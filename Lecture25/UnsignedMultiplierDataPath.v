==> flow/design.v <==
module adder16(out, in1, in2);
	input[15:0] in1, in2;
	output reg[15:0] out;
	always @(*) begin
		out = in1 + in2;
	end
endmodule
module comparator16(eqz, data_in);
	input[15:0] data_in;
	output eqz;
	assign eqz = (data_in == 0);
endmodule
module multiplier_data_path(eqz, data_in, clk, ldA, ldB, decB, ldP, clrP);
	input[15:0] data_in;
	input clk, ldA, ldB, decB, ldP, clrP;
	output eqz;
	wire[15:0] X, Y, Z, Bus, Bout;
	assign Bus = data_in;
	pipo1 A(X, Bus, ldA, clk);
	downcounter B(Bout, Bus, ldB, decB, clk);
	pipo2 P(Y, Z, ldP, clrP, clk);
	adder16 ADD(Z, X, Y);
	comparator16 COMP(eqz, Bout);
endmodule
module downcounter(out, in, load, dec, clk);
	input[15:0] in;
	input load, dec, clk;
	output reg[15:0] out;
	always @(posedge clk) begin
		if (dec)
			out <= out - 1;
		else if (load)
			out <= in;
	end
endmodule
module pipo2(data_out, data_in, load, clear, clk);
	input[15:0] data_in;
	input load, clk, clear;
	output reg[15:0] data_out;
	always @(posedge clk) begin
		if (clear)
			data_out <= 0;
		else if (load)
			data_out <= data_in;
	end
endmodule
module pipo1(data_out, data_in, load, clk);
	input[15:0] data_in;
	input load, clk;
	output reg[15:0] data_out;
	always @(posedge clk) begin
		if (load)
			data_out <= data_in;
	end
endmodule
* From RTL to reports: multiplier_data_path
The steps from the RTL of multiplier_data_path to its reports follow in flow order.
Lines are those of the file above, counted from 1.
Operators carry their Yosys type and port widths (W data, S select, Z words).
Library cell names are shortened.
The mark -- stands for no value.
- Top module :: multiplier_data_path
- Clock :: clk
- Library :: sky130hd
- Timing corner :: tt_025C_1v80

* Word level
Source: Yosys, flattened and elaborated, memories not mapped. Widths are those after wreduce. Registers that Yosys merges into a memory's read port (data or address) are not register bits. Print and check cells do not count. Equal cells are merged and count once.
- Flip-flop bits (word level) :: 16
- Input port bits :: 22
- Cells after elaboration :: 6
- Muxes and demuxes :: 2
- $add $sub $neg :: 1
- Reductions and logical operators :: 2
** Operators with widths (count)
- $mux W16 :: 2
- $sub A16 B1 Y16 const B :: 1
- $logic_not A16 Y1 :: 1
- $reduce_bool A2 Y1 :: 1

* Longest topological paths
Yosys ltp: most cells in a row. Word level: on the elaborated netlist, between registers, memories and ports. Mapped: between sequential cells and ports; inverters and the memories' decode and read muxes count.
- Depth after elaboration :: 2
- ABC_AREA :: 0
- Gate-level depth with buffers :: 7

* After synthesis
The flow's flattened synthesis, as Yosys stat reports it; memories are mapped. The netlist is that of the ABC_AREA named above (0 if unset); the other value can give another one.
- Standard cells after synthesis :: 90
- Flip-flops :: 16
- Mapped area :: 0.0009334 mm²
- Sequential area :: 0.0004805 mm²
** Cell types
- edfxtp_1 :: count 16, area in all 480.461 µm²
- xnor2_1 :: count 7, area in all 61.309 µm²
- nor2_1 :: count 16, area in all 60.058 µm²
- a21oi_1 :: count 10, area in all 50.048 µm²
- or4_1 :: count 4, area in all 30.029 µm²
- xor2_1 :: count 3, area in all 26.275 µm²
- a31oi_1 :: count 4, area in all 25.024 µm²
- nor3_1 :: count 5, area in all 25.024 µm²
- o31ai_1 :: count 3, area in all 22.522 µm²
- or4_4 :: count 2, area in all 22.522 µm²
- clkbuf_1 :: count 4, area in all 15.014 µm²
- ha_1 :: count 1, area in all 12.512 µm²
- or3_1 :: count 2, area in all 12.512 µm²
- inv_1 :: count 3, area in all 11.261 µm²
- mux2_2 :: count 1, area in all 11.261 µm²
- mux2i_1 :: count 1, area in all 10.01 µm²
- or4b_1 :: count 1, area in all 10.01 µm²
- o41ai_1 :: count 1, area in all 8.758 µm²
Other cell types: 6; their cells: 6.
The figures by module come from a second, unflattened synthesis with its own total; it is not the netlist above.
- Cells (unflattened synthesis) :: 93
- Area total of the unflattened synthesis :: 0.0009684 mm²
Each row is one instance without its submodules.
** By module
- downcounter :: cells 88, instances 1, sequential area 0.0004805 mm², area 0.0009346 mm²
- comparator16 :: cells 5, instances 1, sequential area 0 mm², area 0.0000338 mm²
- multiplier_data_path :: cells 0, instances 1, sequential area 0 mm², area 0 mm²

* Timing after synthesis
Source: OpenSTA report_checks on the synthesized netlist (no wires, ideal clock, input and output delay 20% of the period each), path of least setup slack; recovery checks are left aside. Register names are those of the netlist, which keeps one name where synthesis merged equal registers.
- Kind :: register to output
- From :: register B.out[10]
- To :: output port eqz
- Buffers on the path :: 0
- Path slack :: -56 ps
- Path delay :: 2064 ps
- Time at the first pin :: 0 ps
- Output delay :: 502 ps
- Required time :: 2008 ps
- Stages on the path :: 5
- Period :: 2510 ps
- Data arrival time :: 2064 ps
- Period reached after synthesis :: 2566 ps
"path delay" is the arrival time less input delay plus setup time.
A path that ends at an output port has no setup time.
"stages on the path" counts driving pins, that of a launching flip-flop among them; a cell with two outputs on the path counts twice.
"period reached after synthesis" = period - worst setup slack (recovery checks aside). The figure is calculated, with input and output delays left at 20% of the set period.
Between the ends stands the longest chain of elaborated cells between them, by number of cells; it is not shown to be the way that was timed. Of several equally long chains one is given.
Each line given opens the expression or statement behind the cell; cells for indexed reads and writes are added by Yosys, which also makes memories of some case tables.
- Path through :: edfxtp_1 or4_4 or4_4 or3_2 nor3_1
- Cells in the longest elaborated chain :: 1
** Ends and longest elaborated chain, post-synthesis
- start: declaration :: RTL line 28 : output reg[15:0] out;
- start: assignment :: RTL line 31 : out <= out - 1;
- start: assignment :: RTL line 33 : out <= in;
- $logic_not A16 Y1 :: RTL line 11 : assign eqz = (data_in == 0);
- end: declaration :: RTL line 16 : output eqz;

* Path in the finished layout
From the final timing report of entry A: the path of least setup slack in the routed layout; clock arrival at registers is part of the times.
The report prints the path's times to 10 ps; the period is as set.
- Kind :: register to output
- From :: register B.out[10]
- To :: output port eqz
- Buffers on the path :: 1
- Path slack :: 70 ps
- Data arrival time :: 2260 ps
- Output delay :: 580 ps
- Time at the first pin :: 280 ps
- Period :: 2910 ps
- Stages on the path :: 6
- Required time :: 2330 ps
Between the ends stands the longest chain of elaborated cells between them, by number of cells; it is not shown to be the way that was timed. Of several equally long chains one is given.
- Path through :: edfxtp_1 or4_4 or4_4 or3_4 nor3_2 buf_2
- Cells in the longest elaborated chain :: 1
** Ends and longest elaborated chain, post-layout
- start: declaration :: RTL line 28 : output reg[15:0] out;
- start: assignment :: RTL line 31 : out <= out - 1;
- start: assignment :: RTL line 33 : out <= in;
- $logic_not A16 Y1 :: RTL line 11 : assign eqz = (data_in == 0);
- end: declaration :: RTL line 16 : output eqz;

## Implementation results

Record of 2 stored runs of the RTL-to-layout flow on multiplier_data_path, platform sky130hd. The runs are unordered. Constraints: input delay and output delay 20% of the set period each, output load 0.01 pF.
"reached clock period" means the clock period less the worst setup slack. The figure is calculated, with input and output delays left at 20% of the set period.
"time of the worst setup path" means the part of the period allowed to the worst setup path (the constraints hold back 20% at inputs and 20% at outputs) less its slack; where the path has registers, the arrival times of their clocks count too.
"total power of the final layout": no workload was simulated; the value follows from the tool's default switching activity.
"time of the worst setup path" is given in steps of 10 ps.

** Entry A
- Settings :: period_ns=2.91; SETUP_SLACK_MARGIN=0.01; CAP_MARGIN=20; CORE_MARGIN=2; CORE_UTILIZATION=40; SLEW_MARGIN=20
- Chip area after synthesis (Yosys) :: 0.0009334 mm²
- Area of the die :: 0.0027358 mm²
- Standard-cell area after routing :: 0.0012449 mm²
- Utilization after layout :: 56.3%
- Worst slack on setup checks :: 72 ps
- Post-route setup TNS :: 0 ps
- Smallest hold slack :: 689 ps
- Total power of the final layout :: 529.3 uW
- Reached clock period :: 2838 ps
- Time of the worst setup path :: 2260 ps
- Type of the worst setup path :: register to output

** Entry B
- Settings :: period_ns=4.93; CORE_UTILIZATION=33; SETUP_SLACK_MARGIN=1.45; PLACE_DENSITY_LB_ADDON=0.2; CORE_ASPECT_RATIO=0.55; CORE_MARGIN=6; CELL_PAD_IN_SITES_DETAIL_PLACEMENT=2; ABC_AREA=0; GPL_TIMING_DRIVEN=1; CTS_CLUSTER_SIZE=11; CTS_CLUSTER_DIAMETER=279; MAX_ROUTING_LAYER=met5; CAP_MARGIN=20; SLEW_MARGIN=20
- Chip area after synthesis (Yosys) :: 0.0009334 mm²
- Area of the die :: 0.004306 mm²
- Standard-cell area after routing :: 0.0012362 mm²
- Utilization after layout :: 49.4%
- Worst slack on setup checks :: 1589 ps
- Post-route setup TNS :: 0 ps
- Smallest hold slack :: 678 ps
- Total power of the final layout :: 351.5 uW
- Reached clock period :: 3341 ps
- Time of the worst setup path :: 2360 ps
- Type of the worst setup path :: register to output
