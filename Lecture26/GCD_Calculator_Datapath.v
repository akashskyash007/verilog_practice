==> flow/design.v <==
module COMPARATOR(lt, gt, eq, in1, in2);
	input[15:0] in1, in2;
	output lt, gt, eq;
	assign lt = (in1 < in2);
	assign gt = (in1 > in2);
	assign eq = (in1 == in2);
endmodule
module DATAPATH(lt, gt, eq, data_in, LdA, LdB, sel1, sel2, sel_in, clk);
	input[15:0] data_in;
	input LdA, LdB, sel1, sel2, sel_in, clk;
	output lt, gt, eq;
	wire[15:0] Bus, Aout, Bout, sub_in1, sub_in2, sub_out;
	PIPO A(Aout, Bus, LdA, clk);
	PIPO B(Bout, Bus, LdB, clk);
	MUX21 MUX1(sub_in1, Aout, Bout, sel1);
	MUX21 MUX2(sub_in2, Aout, Bout, sel2);
	MUX21 MUX_IN(Bus, data_in, sub_out, sel_in);
	SUBTRACTOR SUB(sub_out, sub_in1, sub_in2);
	COMPARATOR COMP(lt, gt, eq, Aout, Bout); 
endmodule
module MUX21(out, in1, in2, sel);
	input[15:0] in1, in2;
	input sel;
	output reg[15:0] out;
	always @(*) begin
		if (sel)
			out = in2;
		else
			out = in1;
	end
endmodule
module PIPO(out, in, load, clk);
	input[15:0] in;
	input load, clk;
	output reg[15:0] out;
	always @(posedge clk) begin
		if (load)
			out <= in;
	end
endmodule
module SUBTRACTOR(out, in1, in2);
	input[15:0] in1, in2;
	output reg[15:0] out;
	always @(*) begin
		out = in1 - in2;
	end
endmodule
Tool chain data of DATAPATH
Tool output for the design above, in the order of the flow.
Line numbers count from 1 in the design file above.
Not given: --

set-up
  design top = DATAPATH
  clock = clk
  library = sky130hd
  corner = tt_025C_1v80

Word-level counts
Source: Yosys, flattened and elaborated, memories not mapped. Widths are those after wreduce; folded enables and synchronous resets count as part of the registers. Registers that Yosys merges into a memory's read port (data or address) are not register bits. Print and check cells do not count. Equal cells are merged and count once.

bit counts
  flip-flop bits (word level) = 32
  input bits = 22
  word-level cells = 9

cells by class
  $add $sub $neg = 1
  $lt $le $gt $ge = 2
  equal/unequal tests = 1
  multiplexer cells = 3

operator list
  kind                 number
  16-bit two-way mux   3
  16-bit subtractor    1
  16-bit > comparator  1
  16-bit < comparator  1
  16-bit == test       1

Depth
Longest topological path by Yosys (ltp), each cell counted once; first at word level (registers and memories cut), then after technology mapping (sequential cells cut; the memories' decode and read muxes count).

depth
  word-level depth = 3
  ABC_AREA = 0
  depth in mapped cells = 13
  mapped depth without buffers = 11

After synthesis
Yosys stat after the flow's synthesis: flattened, memories mapped to cells. It holds for the ABC_AREA given above (unset counts as 0); a run with the other value may have another netlist.
The area totals of this step are shown rounded.

mapped netlist
  mapped cells = 242
  cell area after synthesis = 0.00267 mm2
  area of sequential cells = 0.000961 mm2
  flip-flops = 32
  buffers = 7

cells by type
  type                        number
  sky130_fd_sc_hd__edfxtp_1   32
  sky130_fd_sc_hd__ha_1       31
  sky130_fd_sc_hd__mux2_2     26
  sky130_fd_sc_hd__mux2i_1    15
  sky130_fd_sc_hd__xnor2_1    12
  sky130_fd_sc_hd__a21oi_1    17
  sky130_fd_sc_hd__inv_1      21
  sky130_fd_sc_hd__a21o_1     9
  sky130_fd_sc_hd__o21ai_0    8
  sky130_fd_sc_hd__nand4_1    6
  sky130_fd_sc_hd__xor2_1     4
  sky130_fd_sc_hd__a2111oi_4  1
  sky130_fd_sc_hd__nor2_1     7
  sky130_fd_sc_hd__a211oi_2   2
  sky130_fd_sc_hd__and2_1     4
  sky130_fd_sc_hd__a211oi_1   3
  sky130_fd_sc_hd__fa_1       1
  sky130_fd_sc_hd__clkbuf_1   5

Other cell types: 24; their cells: 38.
By module: a second synthesis without flattening, with its own total; a netlist apart from the flattened one above.

second synthesis, totals
  cell total of the unflattened synthesis = 274
  area (unflattened synthesis) = 0.00297 mm2

Each row is one instance without its submodules.

modules
  module      times used  cells  area (mm2)  seq. area (mm2)
  PIPO        2           16     0.00048     0.00048
  SUBTRACTOR  1           130    0.000852    0
  MUX21       3           18     0.000249    0
  COMPARATOR  1           58     0.000413    0
  DATAPATH    1           0      0           0

Path before layout
Path of least setup slack by OpenSTA after synthesis, without wires, with an ideal clock, recovery checks aside; 20% of the period is set as input and as output delay. Where synthesis merged equal registers, the netlist keeps one of their names.

path post-synthesis
  path kind = input port to flip-flop
  from = in sel2
  to = reg A.out[12]
  period = 5.11 ns
  input delay = 1.022 ns
  time at the first pin = 1.022 ns
  data arrival time = 3.689 ns
  data required time = 4.848 ns
  slack = 1.158 ns
  delay of the path = 2.929 ns
  stages on the path = 13
  path buffers = 2
  synthesis period reached = 3.952 ns

"delay of the path" is the arrival time less input delay plus setup time.
"stages on the path" counts driving pins, that of a launching flip-flop among them; a cell with two outputs on the path counts twice.
"synthesis period reached" is the clock period less the worst setup slack; recovery checks do not enter. This is arithmetic on one report: input and output delays are still those of the set period (20% each).
Between the ends stands the longest chain of elaborated cells between them, by number of cells; it is not shown to be the way that was timed. Of several equally long chains one is given.
A line is the first line of the expression or statement that the cell stems from. Yosys adds cells for indexed reads and writes and turns some case tables into memories.

between the ends, post-synthesis
  cells stage by stage = sky130_fd_sc_hd__clkbuf_1 -> sky130_fd_sc_hd__clkbuf_1 -> sky130_fd_sc_hd__nand2_1 -> sky130_fd_sc_hd__o21ai_0 -> sky130_fd_sc_hd__ha_1 -> sky130_fd_sc_hd__inv_1 -> sky130_fd_sc_hd__fa_1 -> sky130_fd_sc_hd__a21oi_1 -> sky130_fd_sc_hd__o211ai_1 -> sky130_fd_sc_hd__a31oi_1 -> sky130_fd_sc_hd__o21ai_1 -> sky130_fd_sc_hd__xor2_1 -> sky130_fd_sc_hd__mux2_2
  cells in the longest elaborated chain = 3
  elaborated cells between the ends (all ways) = 3
  source lines of those cells = 2
  those cells by class = add/sub: 1; mux: 2

ends and longest elaborated chain, post-synthesis
  element             RTL line  text
  from (decl)         10        input LdA, LdB, sel1, sel2, sel_in, clk;
  16-bit two-way mux  26        if (sel)
  16-bit subtractor   45        out = in1 - in2;
  16-bit two-way mux  26
  to (assign)         38        out <= in;
  to (decl)           35        output reg[15:0] out;

Path in the finished layout
Path of least setup slack in the final report of run B (OpenROAD, finished layout, wires in). Where an end is a register, its clock arrival counts in the times.

path after layout
  path kind = flip-flop to output port
  from = reg B.out[5]
  to = out gt
  period = 2.92 ns
  time at the first pin = 0.28 ns
  data arrival time = 2.25 ns
  data required time = 2.34 ns
  slack = 0.09 ns
  stages on the path = 11
  path buffers = 2

Between the ends stands the longest chain of elaborated cells between them, by number of cells; it is not shown to be the way that was timed. Of several equally long chains one is given.

between the ends, after layout
  cells stage by stage = sky130_fd_sc_hd__edfxtp_1 -> sky130_fd_sc_hd__inv_2 -> sky130_fd_sc_hd__ha_4 -> sky130_fd_sc_hd__a21o_1 -> sky130_fd_sc_hd__a21o_1 -> sky130_fd_sc_hd__a21oi_2 -> sky130_fd_sc_hd__o22ai_2 -> sky130_fd_sc_hd__a2111oi_4 -> sky130_fd_sc_hd__buf_4 -> sky130_fd_sc_hd__nor2_1 -> sky130_fd_sc_hd__buf_2
  cells in the longest elaborated chain = 1
  elaborated cells between the ends (all ways) = 1
  source lines of those cells = 1
  those cells by class = compare: 1

ends and longest elaborated chain, after layout
  element              RTL line  text
  from (decl)          35        output reg[15:0] out;
  from (assign)        38        out <= in;
  16-bit > comparator  5         assign gt = (in1 > in2);
  to (decl)            11        output lt, gt, eq;

Flow measurements of DATAPATH on sky130hd: 2 stored runs with different settings, listed in no order. Input and output delays are each 20% of the period that was set; the output load is 0.01 pF.
By "period achieved" is meant the clock period of the run minus its worst setup slack. This is arithmetic on one report: input and output delays are still those of the set period (20% each).
Values from the reports are rounded here.
Among the settings, - means not set for that run.
Among the results, - means that no value is shown for the run.

setting or result                          run A  run B
period_ns                                  4.69   2.92
CORE_UTILIZATION                           54     40
PLACE_DENSITY_LB_ADDON                     0.15   -
HOLD_SLACK_MARGIN                          0.21   -
CORE_MARGIN                                10     2
CELL_PAD_IN_SITES_GLOBAL_PLACEMENT         3      -
TNS_END_PERCENT                            25     -
CTS_CLUSTER_SIZE                           75     -
MIN_ROUTING_LAYER                          met1   -
MAX_ROUTING_LAYER                          met5   -
CAP_MARGIN                                 20     20
SLEW_MARGIN                                20     20
chip area after synthesis (Yosys) (mm2)    -      0.00267
overall die area (mm2)                     -      0.00734
standard-cell area after routing (mm2)     -      0.00376
worst setup slack after layout (ns)        -      0.090
total negative slack on setup checks (ns)  -      0.000
worst-case hold slack (ns)                 -      0.944
period achieved (ns)                       -      2.830

Run A: unfinished; error FLW-0024 in placement
